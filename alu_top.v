==> flow/design.v <==
module alu_add (
    input [4:0] operand_a,    
    input [4:0] operand_b,    
    output [4:0] result,      
    output carry_out          
);
    wire [4:0] carry;
    full_adder fa0 (
        .a(operand_a[0]),     
        .b(operand_b[0]),     
        .cin(1'b0),           
        .sum(result[0]),      
        .cout(carry[0])       
    );
    full_adder fa1 (
        .a(operand_a[1]),     
        .b(operand_b[1]),     
        .cin(carry[0]),       
        .sum(result[1]),      
        .cout(carry[1])       
    );
    full_adder fa2 (
        .a(operand_a[2]),     
        .b(operand_b[2]),     
        .cin(carry[1]),       
        .sum(result[2]),      
        .cout(carry[2])       
    );
    full_adder fa3 (
        .a(operand_a[3]),     
        .b(operand_b[3]),     
        .cin(carry[2]),       
        .sum(result[3]),      
        .cout(carry[3])       
    );
    full_adder fa4 (
        .a(operand_a[4]),     
        .b(operand_b[4]),     
        .cin(carry[3]),       
        .sum(result[4]),      
        .cout(carry_out)      
    );
endmodule
module full_adder (
    input a,        
    input b,        
    input cin,      
    output sum,     
    output cout     
);
    assign {cout, sum} = a + b + cin;
endmodule
module alu_mult (
    input [4:0] operand_a,     
    input [4:0] operand_b,     
    output [9:0] result        
);
    reg [9:0] temp_result;     
    integer i;                 
    always @(*) begin
        temp_result = 10'b0;    
        for (i = 0; i < 5; i = i + 1) begin
            if (operand_b[i])
                temp_result = temp_result + (operand_a << i);
        end
    end
    assign result = temp_result;
endmodule
module alu_sub (
    input [4:0] operand_a,
    input [4:0] operand_b,
    output [4:0] result,
    output borrow_out
);
    wire [4:0] borrow;
    full_subtractor fs0 (
        .a(operand_a[0]),
        .b(operand_b[0]),
        .bin(1'b0),
        .diff(result[0]),
        .bout(borrow[0])
    );
    full_subtractor fs1 (
        .a(operand_a[1]),
        .b(operand_b[1]),
        .bin(borrow[0]),
        .diff(result[1]),
        .bout(borrow[1])
    );
    full_subtractor fs2 (
        .a(operand_a[2]),
        .b(operand_b[2]),
        .bin(borrow[1]),
        .diff(result[2]),
        .bout(borrow[2])
    );
    full_subtractor fs3 (
        .a(operand_a[3]),
        .b(operand_b[3]),
        .bin(borrow[2]),
        .diff(result[3]),
        .bout(borrow[3])
    );
    full_subtractor fs4 (
        .a(operand_a[4]),
        .b(operand_b[4]),
        .bin(borrow[3]),
        .diff(result[4]),
        .bout(borrow_out)
    );
endmodule
module full_subtractor (
    input a,
    input b,
    input bin,
    output diff,
    output bout
);
    assign diff = a ^ b ^ bin;
    assign bout = (~a & b) | (b & bin) | (bin & ~a);
endmodule
module alu_top (
    input clk,
    input load_a,        
    input load_b,        
    input [4:0] data_in,  
    input [1:0] op_sel,  
    input enable_out,    
    output [9:0] result  
);
    wire [4:0] operand_a;
    wire [4:0] operand_b;
    wire [9:0] alu_result;
    register_input reg_a (
        .clk(clk),
        .data_in(data_in),
        .load(load_a),
        .reg_out(operand_a)
    );
    register_input reg_b (
        .clk(clk),
        .data_in(data_in),
        .load(load_b),
        .reg_out(operand_b)
    );
    alu alu_inst (
        .operand_a(operand_a),
        .operand_b(operand_b),
        .op_sel(op_sel),
        .alu_result(alu_result)
    );
    register_output reg_out (
        .clk(clk),
        .data_in(alu_result),  
        .enable(enable_out),
        .reg_out(result)
    );
endmodule
module alu (
    input [4:0] operand_a,
    input [4:0] operand_b,
    input [1:0] op_sel,
    output reg [9:0] alu_result
);
    wire [4:0] add_result;
    wire [4:0] sub_result;
    wire [9:0] mult_result;
    alu_add adder (
        .operand_a(operand_a),
        .operand_b(operand_b),
        .result(add_result)
    );
    alu_sub subtractor (
        .operand_a(operand_a),
        .operand_b(operand_b),
        .result(sub_result)
    );
    alu_mult multiplier (
        .operand_a(operand_a),
        .operand_b(operand_b),
        .result(mult_result)
    );
    always @(*) begin
        case (op_sel)
            2'b00: alu_result = {5'b0, add_result};  
            2'b01: alu_result = {5'b0, sub_result};  
            2'b10: alu_result = mult_result;         
            default: alu_result = 10'b0;             
        endcase
    end
endmodule
module register_input (
    input clk,
    input [4:0] data_in,
    input load,
    output reg [4:0] reg_out
);
    always @(posedge clk) begin
        if (load)
            reg_out <= data_in;
    end
endmodule
module register_output (
    input clk,
    input [4:0] data_in,
    input enable,
    output reg [4:0] reg_out
);
    always @(posedge clk) begin
        if (enable)
            reg_out <= data_in;
    end
endmodule
==> From RTL to reports: alu_top <==
Tool output for the design above, in the order of the flow.
Line numbers count from 1 in the design file above.
Cell names lack the library's common part.
{ "setup": {"top_module": "alu_top", "clock": "clk", "lib": "sky130hd", "pvt_corner": "tt_025C_1v80"} }

==> Word-level counts <==
Counts by Yosys on the flattened word-level netlist (proc, flatten, opt, wreduce; memories kept). Register bits leave out memories and registers merged into their read ports (data or address); mux counts leave out enables and synchronous resets folded into registers. Print and check cells are left out. Cells with the same type and inputs are merged into one.
{ "word_totals": {"mem_bits_rw": 0, "clocked_rd_ports_x_width": 0, "memories": 0, "ff_bits": 15, "latchBits": 0, "romBits": 0, "out_inout_bits": 10, "in_bits": 11} }
{ "op_classes": {"n_mux": 6, "n_reduce_logical": 1, "shifts": 0, "equal": 2, "bitwise": 29, "n_cmp": 0, "div": 0, "n_mul": 0, "addsub": 13} }
{ "ops": {"columns": ["operator", "count"], "rows": [
  ["5-bit 2-to-1 mux", 5],
  ["5-bit adder", 4],
  ["5-bit case mux with 3-bit select", 1],
  ["1-bit bitwise AND", 10],
  ["1-bit XOR", 9],
  ["1-bit by 1-bit adder with 2-bit output", 4],
  ["1-bit OR", 6],
  ["2-bit by 1-bit adder with 2-bit output", 3],
  ["1-bit inverter", 4],
  ["1-bit adder", 2],
  ["2-bit by 1-bit == test with 1-bit output with constant B", 1],
  ["2-bit == test with constant B", 1],
  ["2-bit zero test", 1]
]} }

==> Longest topological paths <==
Yosys ltp: most cells in a row. Word level: on the elaborated netlist, between registers, memories and ports. Mapped: between sequential cells and ports; inverters and the memories' decode and read muxes count.
{ "logic_depth": {"ltp_word": 13, "abc_area": 0, "mapped_depth": 15} }

==> After synthesis <==
The flow's flattened synthesis, as Yosys stat reports it; memories are mapped. The netlist is that of the ABC_AREA named above (0 if unset); the other value can give another one.
The area totals of this step are shown rounded.
{ "types": {"columns": ["cell_type", "count"], "rows": [
  ["edfxtp_1", 15],
  ["fa_1", 8],
  ["ha_1", 7],
  ["inv_1", 13],
  ["mux2i_1", 4],
  ["buf_4", 5],
  ["xnor2_1", 4],
  ["nand2_1", 9],
  ["o22ai_1", 5],
  ["mux2_4", 2],
  ["xor2_1", 3],
  ["xnor3_1", 1],
  ["a21oi_1", 3],
  ["nand2b_1", 2],
  ["mux2_2", 1],
  ["and2_4", 1],
  ["a21o_1", 1],
  ["nor2_1", 2]
]} }
Other cell types: 4; their cells: 4.
{ "mapped": {"area_um2": 1100, "stdcells": 90, "ffs": 15} }
The figures by module come from a second, unflattened synthesis with its own total; it is not the netlist above.
{ "unflattened": {"hier_cells": 185, "hier_area_um2": 1900} }
Each row is one instance without its submodules.
{ "by_module": {"columns": ["module", "n_cells", "n_inst", "mod_area_um2"], "rows": [
  ["alu_mult", 124, 1, 1000],
  ["register_input", 5, 2, 150],
  ["alu", 18, 1, 150],
  ["register_output", 5, 1, 150],
  ["full_subtractor", 3, 5, 28],
  ["full_adder", 1, 5, 20],
  ["alu_top", 6, 1, 41],
  ["alu_add", 1, 1, 3.8],
  ["alu_sub", 1, 1, 3.8]
]} }

==> Worst setup path after synthesis <==
Path of least setup slack by OpenSTA after synthesis, without wires, with an ideal clock, recovery checks aside; 20% of the period is set as input and as output delay. Where synthesis merged equal registers, the netlist keeps one of their names.
{ "synth_timing": {"path_type": "register to register", "start": "register reg_a.reg_out[1]", "end": "register reg_out.reg_out[4]", "required_ns": 3.714, "driving_pins": 16, "setup_slack_ns": 0.420, "delay_ns": 3.559, "period_ns": 3.98, "launch_ns": 0.000, "t_arrival_ns": 3.293, "setup_ns": 0.266, "period_less_setup_slack_ns": 3.56} }
"delay_ns" = arrival - input delay + setup time.
"driving_pins": output pins that drive a net of the path, with the launching flip-flop's if there is one; two outputs of one cell count as two.
"period_less_setup_slack_ns" = period - worst setup slack (recovery checks aside). The figure is calculated, with input and output delays left at 20% of the set period.
The rows between start and end are the longest chain of elaborated cells between them; the timing report does not say that the signal goes this way. Where chains are equally long, one stands for them.
A line is the first line of the expression or statement that the cell stems from. Yosys adds cells for indexed reads and writes and turns some case tables into memories.
{ "synth_between": {"cell_sequence": "edfxtp_1 nand2_1 inv_1 ha_1 inv_1 fa_1 mux2i_1 ha_1 fa_1 mux2_4 ha_1 xor2_1 nand2_1 xnor3_1 xnor2_1 o22ai_1", "elab_chain_cells": 12} }
{ "synth_rtl": {"columns": ["element", "line_no", "rtl"], "rows": [
  ["from (decl)", 196, "output reg [4:0] reg_out"],
  ["from (assign)", 200, "reg_out <= data_in;"],
  ["1-bit inverter", 120, "assign bout = (~a & b) | (b & bin) | (bin & ~a);"],
  ["1-bit bitwise AND", 120, null],
  ["1-bit OR x2", 120, null],
  ["1-bit bitwise AND", 120, null],
  ["1-bit OR x2", 120, null],
  ["1-bit bitwise AND", 120, null],
  ["1-bit OR x2", 120, null],
  ["1-bit XOR", 119, "assign diff = a ^ b ^ bin;"],
  ["5-bit case mux with 3-bit select", 184, "case (op_sel)"],
  ["to (assign)", 211, "reg_out <= data_in;"],
  ["to (decl)", 207, "output reg [4:0] reg_out"]
]} }

==> Timing after layout <==
Path of least setup slack in the final report of run 1 (OpenROAD, finished layout, wires in). Where an end is a register, its clock arrival counts in the times.
{ "layout_timing": {"path_type": "register to register", "start": "register reg_b.reg_out[0]", "end": "register reg_out.reg_out[4]", "driving_pins": 16, "required_ns": 3.95, "period_ns": 3.94, "launch_ns": 0.28, "setup_slack_ns": 0.47, "t_arrival_ns": 3.49, "setup_ns": 0.26} }
The rows between start and end are the longest chain of elaborated cells between them; the timing report does not say that the signal goes this way. Where chains are equally long, one stands for them.
{ "layout_between": {"cell_sequence": "edfxtp_1 nand2_1 inv_1 ha_2 inv_2 fa_1 mux2i_2 ha_2 fa_1 mux2_4 ha_4 xor2_1 nand2_1 xnor3_1 xnor2_1 o22ai_1", "elab_chain_cells": 12} }
{ "layout_rtl": {"columns": ["element", "line_no", "rtl"], "rows": [
  ["from (decl)", 196, "output reg [4:0] reg_out"],
  ["from (assign)", 200, "reg_out <= data_in;"],
  ["1-bit bitwise AND x2", 120, "assign bout = (~a & b) | (b & bin) | (bin & ~a);"],
  ["1-bit OR x2", 120, null],
  ["1-bit bitwise AND", 120, null],
  ["1-bit OR x2", 120, null],
  ["1-bit bitwise AND", 120, null],
  ["1-bit OR x2", 120, null],
  ["1-bit XOR", 119, "assign diff = a ^ b ^ bin;"],
  ["5-bit case mux with 3-bit select", 184, "case (op_sel)"],
  ["to (assign)", 211, "reg_out <= data_in;"],
  ["to (decl)", 207, "output reg [4:0] reg_out"]
]} }

Measured data: module alu_top, platform sky130hd, 2 stored runs of the flow under differing settings, order arbitrary. Input and output delays are each 20% of the period that was set; the output load is 0.01 pF.
"period_reached_ns": clock period set for the run, less the worst setup slack. It is reckoned from that one timing run; input and output delays stay at 20% of the period that was set.
By "critical_path_time_ns" is meant the share of the clock period that the worst setup path is allowed (20% is reserved at inputs, 20% at outputs), minus its slack. Clock arrival times at its registers enter into it.
By "final_power_w" is meant OpenSTA's value without simulated activity: inputs other than the clock are taken to toggle once in ten clock periods, and the tool carries that through the logic.
Measured values are rounded.
[
  {
    "run": "run 1",
    "settings": { "period_ns": 3.94, "CORE_UTILIZATION": 68, "SETUP_SLACK_MARGIN": 0.89, "PLACE_DENSITY_LB_ADDON": 0.01, "CORE_ASPECT_RATIO": 1.35, "CTS_CLUSTER_SIZE": 85, "CAP_MARGIN": 35, "MIN_ROUTING_LAYER": "met2", "CORE_MARGIN": 2, "SLEW_MARGIN": 20 },
    "results": { "die_area_um2": 1900, "total_negative_slack_ns": 0.000, "critical_path_time_ns": 3.47, "worst_path_kind": "register to register", "synthArea_um2": 1100, "fin_hold_ws_ns": 0.89, "finalCellArea_um2": 1300, "final_util_pct": 89, "ws_setup_ns": 0.47, "final_power_w": 0.00048, "period_reached_ns": 3.471 }
  },
  {
    "run": "run 2",
    "settings": { "period_ns": 4.29, "CORE_UTILIZATION": 30, "SETUP_SLACK_MARGIN": 0.5, "PLACE_DENSITY_LB_ADDON": 0.12, "CORE_MARGIN": 9, "CELL_PAD_IN_SITES_GLOBAL_PLACEMENT": 3, "TNS_END_PERCENT": 30, "ABC_AREA": 1, "GPL_TIMING_DRIVEN": 0, "GPL_ROUTABILITY_DRIVEN": 1, "CAP_MARGIN": 15, "MIN_ROUTING_LAYER": "met1", "SLEW_MARGIN": 20 },
    "results": { "die_area_um2": 6600, "total_negative_slack_ns": 0.000, "critical_path_time_ns": 3.53, "worst_path_kind": "register to register", "synthArea_um2": 1200, "fin_hold_ws_ns": 0.72, "finalCellArea_um2": 1500, "final_util_pct": 40, "ws_setup_ns": 0.76, "final_power_w": 0.00046, "period_reached_ns": 3.530 }
  }
]
